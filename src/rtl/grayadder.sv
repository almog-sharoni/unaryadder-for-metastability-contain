==> flow/design.v <==
`timescale 1ns/1ps
module gray_adder #(
    parameter NOF_BITS = 8
)(
    input wire clk,
    input wire rst_n,
    input wire start,
    input wire [NOF_BITS-1:0] A, B,
    input wire PA, PB,
    output reg [NOF_BITS-1:0] S,
    output reg done
);
    localparam IDLE  = 2'b01;
    localparam ADD   = 2'b10;
    reg [1:0] state, next_state;
    reg [NOF_BITS-1:0] E, F;
    reg [$clog2(NOF_BITS):0] counter;  
    always @(*) begin 
        case(state)
            IDLE: begin
                next_state = (start) ? ADD : IDLE; 
            end
            ADD: begin
                if (counter == NOF_BITS - 1) begin
                    next_state = IDLE;
                end else begin
                    next_state = ADD;                                        
                end
            end
            default: next_state = IDLE;
        endcase
    end
    always @(posedge clk or negedge rst_n) begin
        if (~rst_n) begin
            state <= IDLE;
            done <= 0;
        end else begin
            state <= next_state;
            if (state == ADD && next_state == IDLE) begin
                done <= 1;
            end else begin
                done <= 0;
            end
        end
    end
    always @(posedge clk) begin
        if (state == IDLE) begin
            E <= {{NOF_BITS-1{1'b0}}, PA};   
            F <= {{NOF_BITS-1{1'b0}}, PB};   
            counter <= 0;                    
        end else begin
            S[counter] <= (E[counter] & F[counter]) ^ A[counter] ^ B[counter];  
            E[counter+1] <= (E[counter] & (~F[counter])) ^ A[counter];   
            F[counter+1] <= ((~E[counter]) & F[counter]) ^ B[counter];
            counter <= counter + 1;
        end
    end
endmodule
# [Step by step through the tools: gray_adder]
# The steps from the RTL of gray_adder to its reports follow in flow order.
# Line numbers count from 1 in the design file above.
# Library cell names are shortened.
# Not given: --
[design] design="gray_adder" clock="clk" lib="sky130hd" corner="tt_025C_1v80"

# [After elaboration]
# Source: Yosys, flattened and elaborated, memories not mapped. Widths are those after wreduce; folded enables and synchronous resets count as part of the registers. Registers that Yosys merges into a memory's read port (data or address) are not register bits. Print and check cells do not count. Equal cells are merged and count once.
[word_totals] register_bits=31 out_inout_bits=9 wordCells=48 inputBits=21
[op_classes] n_eq=4 muxes=6 reduce_logical=1 shift=9 add_sub_neg=3 bitwise=17
[op_table] cell="1-bit by 33-bit variable shift with 8-bit output" count=2
[op_table] cell="1-bit by 33-bit variable shift with 8-bit output with constant A" count=1
[op_table] cell="32-bit negation with 33-bit output" count=1
[op_table] cell="8-bit by 4-bit indexed select with 1-bit output" count=4
[op_table] cell="8-bit AND" count=3
[op_table] cell="8-bit bitwise OR" count=3
[op_table] cell="8-bit NOT" count=2
[op_table] cell="1-bit by 5-bit variable shift with 8-bit output" count=1
[op_table] cell="1-bit by 5-bit variable shift with 8-bit output with constant A" count=1
[op_table] cell="4-bit by 1-bit adder with 5-bit output with constant B" count=1
[op_table] cell="4-bit negation with 5-bit output" count=1
[op_table] cell="1-bit XOR" count=4
[op_table] cell="2-bit by 1-bit equality test with 1-bit output with constant B" count=2
[op_table] cell="4-bit by 3-bit equality test with 1-bit output with constant B" count=1
[op_table] cell="2-bit case mux with 2-bit select" count=1
[op_table] cell="2-bit 2-to-1 mux" count=2
[op_table] cell="1-bit AND" count=3
[op_table] cell="1-bit 2-to-1 mux" count=3
[op_table] cell="1-bit NOT" count=2
[op_table] cell="2-bit equality test with constant B" count=1
[op_table] cell="1-bit logical AND" count=1

# [Longest topological paths]
# Yosys ltp: most cells in a row. Word level: on the elaborated netlist, between registers, memories and ports. Mapped: between sequential cells and ports; inverters and the memories' decode and read muxes count.
[logic_depth] depth_word=7 abc_area=0 ltp_mapped=11 depth_no_buf=9

# [Netlist]
# Source: synth_stat.txt of the flow (Yosys; design flattened, memories mapped). It holds for the ABC_AREA given above (unset counts as 0); a run with the other value may have another netlist.
[types] cell_type="dfxtp_1" count=20
[types] cell_type="edfxtp_1" count=8
[types] cell_type="mux4_2" count=8
[types] cell_type="ha_1" count=9
[types] cell_type="nand2_1" count=18
[types] cell_type="a32o_1" count=6
[types] cell_type="nor2_1" count=15
[types] cell_type="a21oi_1" count=11
[types] cell_type="dfrtp_1" count=2
[types] cell_type="nand3_1" count=10
[types] cell_type="inv_1" count=13
[types] cell_type="xnor2_1" count=5
[types] cell_type="o22ai_1" count=6
[types] cell_type="a32oi_1" count=4
[types] cell_type="clkbuf_1" count=7
[types] cell_type="dfstp_2" count=1
[types] cell_type="o2111ai_1" count=3
[types] cell_type="o41ai_1" count=3
# Other cell types: 33; their cells: 59.
[mapped] mapped_cells=208 ffs=31 n_buf=14 mapped_area_um2=1980.6 sequential_area_um2=716.9

# [Path before layout]
# OpenSTA on the mapped netlist: ideal clock, no wires. The path of least setup slack (recovery checks aside). Input and output delay are each 20% of the period. Register names are those of the netlist, which keeps one name where synthesis merged equal registers.
[synth_path] kind="flip-flop to flip-flop" startpoint="register counter[0]" endpoint="register E[4]" clock_period_ns=3.57 setup_slack_ns=0.892 setup_time_ns=0.132 arrival_time_ns=2.545 path_stages=12 path_delay_ns=2.677 required_ns=3.438 launch_ns=0.000 synth_period_reached_ns=2.678
# "path_delay_ns" is the arrival time less input delay plus setup time.
# "path_stages": output pins that drive a net of the path, with the launching flip-flop's if there is one; two outputs of one cell count as two.
# "synth_period_reached_ns" = period - worst setup slack (recovery checks aside). The figure is calculated, with input and output delays left at 20% of the set period.
# The rows between start and end are the longest chain of elaborated cells between them; the timing report does not say that the signal goes this way. Where chains are equally long, one stands for them.
# A line is the first line of the expression or statement that the cell stems from. Yosys adds cells for indexed reads and writes and turns some case tables into memories.
# Where a signal picks the word or bit written, the line may be left out of the assigning lines.
[synth_via] cell_sequence="dfxtp_1 -> buf_6 -> buf_6 -> clkbuf_1 -> inv_2 -> ha_1 -> clkbuf_1 -> nor3b_1 -> xor2_1 -> or3_1 -> o21ai_0 -> a21oi_1" elab_chain_len=6 cells_between=13 classes_between="add/sub: 2; shift: 5; logic: 6"
[synth_rtl] element="from (decl)" line_no=17 rtl="reg [$clog2(NOF_BITS):0] counter;"
[synth_rtl] element="from (assign)" line_no=50 rtl="counter <= 0;"
[synth_rtl] element="from (assign)" line_no=55 rtl="counter <= counter + 1;"
[synth_rtl] element="4-bit by 1-bit adder with 5-bit output" line_no=53 rtl="E[counter+1] <= (E[counter] & (~F[counter])) ^ A[counter];"
[synth_rtl] element="32-bit negation with 33-bit output" line_no=53
[synth_rtl] element="1-bit by 33-bit variable shift with 8-bit output" line_no=53
[synth_rtl] element="8-bit NOT" line_no=53
[synth_rtl] element="8-bit AND" line_no=53
[synth_rtl] element="8-bit bitwise OR" line_no=53
[synth_rtl] element="to (assign)" line_no=48 rtl="E <= {{NOF_BITS-1{1'b0}}, PA};"
[synth_rtl] element="to (decl)" line_no=16 rtl="reg [NOF_BITS-1:0] E, F;"

# [Worst path after layout]
# Path of least setup slack in the final report of run B (OpenROAD, finished layout, wires in). Where an end is a register, its clock arrival counts in the times.
[layout_path] kind="input port to flip-flop" startpoint="input A[3]" endpoint="register S[4]" clock_period_ns=3.24 path_stages=6 setup_slack_ns=0.87 launch_ns=0.65 setup_time_ns=0.25 arrival_time_ns=2.41 required_ns=3.28
# The rows between start and end are the longest chain of elaborated cells between them; the timing report does not say that the signal goes this way. Where chains are equally long, one stands for them.
[layout_via] cell_sequence="clkdlybuf4s50_1 -> mux4_2 -> mux2i_4 -> xnor2_2 -> xnor2_4 -> mux2_4" elab_chain_len=5 cells_between=5 classes_between="shift: 2; logic: 3"
[layout_rtl] element="from (decl)" line_no=8 rtl="input wire [NOF_BITS-1:0] A, B,"
[layout_rtl] element="8-bit by 4-bit indexed select with 1-bit output" line_no=52 rtl="S[counter] <= (E[counter] & F[counter]) ^ A[counter] ^ B[counter];"
[layout_rtl] element="1-bit XOR x2" line_no=52
[layout_rtl] element="1-bit by 5-bit variable shift with 8-bit output" line_no=52
[layout_rtl] element="8-bit bitwise OR" line_no=52
[layout_rtl] element="to (assign)" line_no=52
[layout_rtl] element="to (decl)" line_no=10 rtl="output reg [NOF_BITS-1:0] S,"

## Implementation results

Flow measurements of gray_adder on sky130hd: 2 stored runs with different settings, listed in no order. Input and output delays are each 20% of the period that was set; the output load is 0.01 pF.
By "power" is meant OpenSTA's value without simulated activity: inputs other than the clock are taken to toggle once in ten clock periods, and the tool carries that through the logic.
[run A] settings: period_ns=4.01, CORE_UTILIZATION=63, CELL_PAD_IN_SITES_GLOBAL_PLACEMENT=2, CELL_PAD_IN_SITES_DETAIL_PLACEMENT=0, GPL_ROUTABILITY_DRIVEN=0, CTS_CLUSTER_DIAMETER=189, CAP_MARGIN=35, MIN_ROUTING_LAYER=met2, MAX_ROUTING_LAYER=met5, CORE_MARGIN=2, SLEW_MARGIN=20
[run A] result: did not finish, placement stopped with GPL-0301
[run B] settings: period_ns=3.24, SETUP_SLACK_MARGIN=0.85, CAP_MARGIN=20, CORE_MARGIN=2, CORE_UTILIZATION=40, SLEW_MARGIN=20
[run B] result: chip area after synthesis (Yosys) 1980.6 um2, die area 5530.1 um2, utilization 54.4 %, worst setup slack after layout 0.872 ns, total negative slack 0.000 ns, worst hold slack 0.464 ns, power 3146 uW
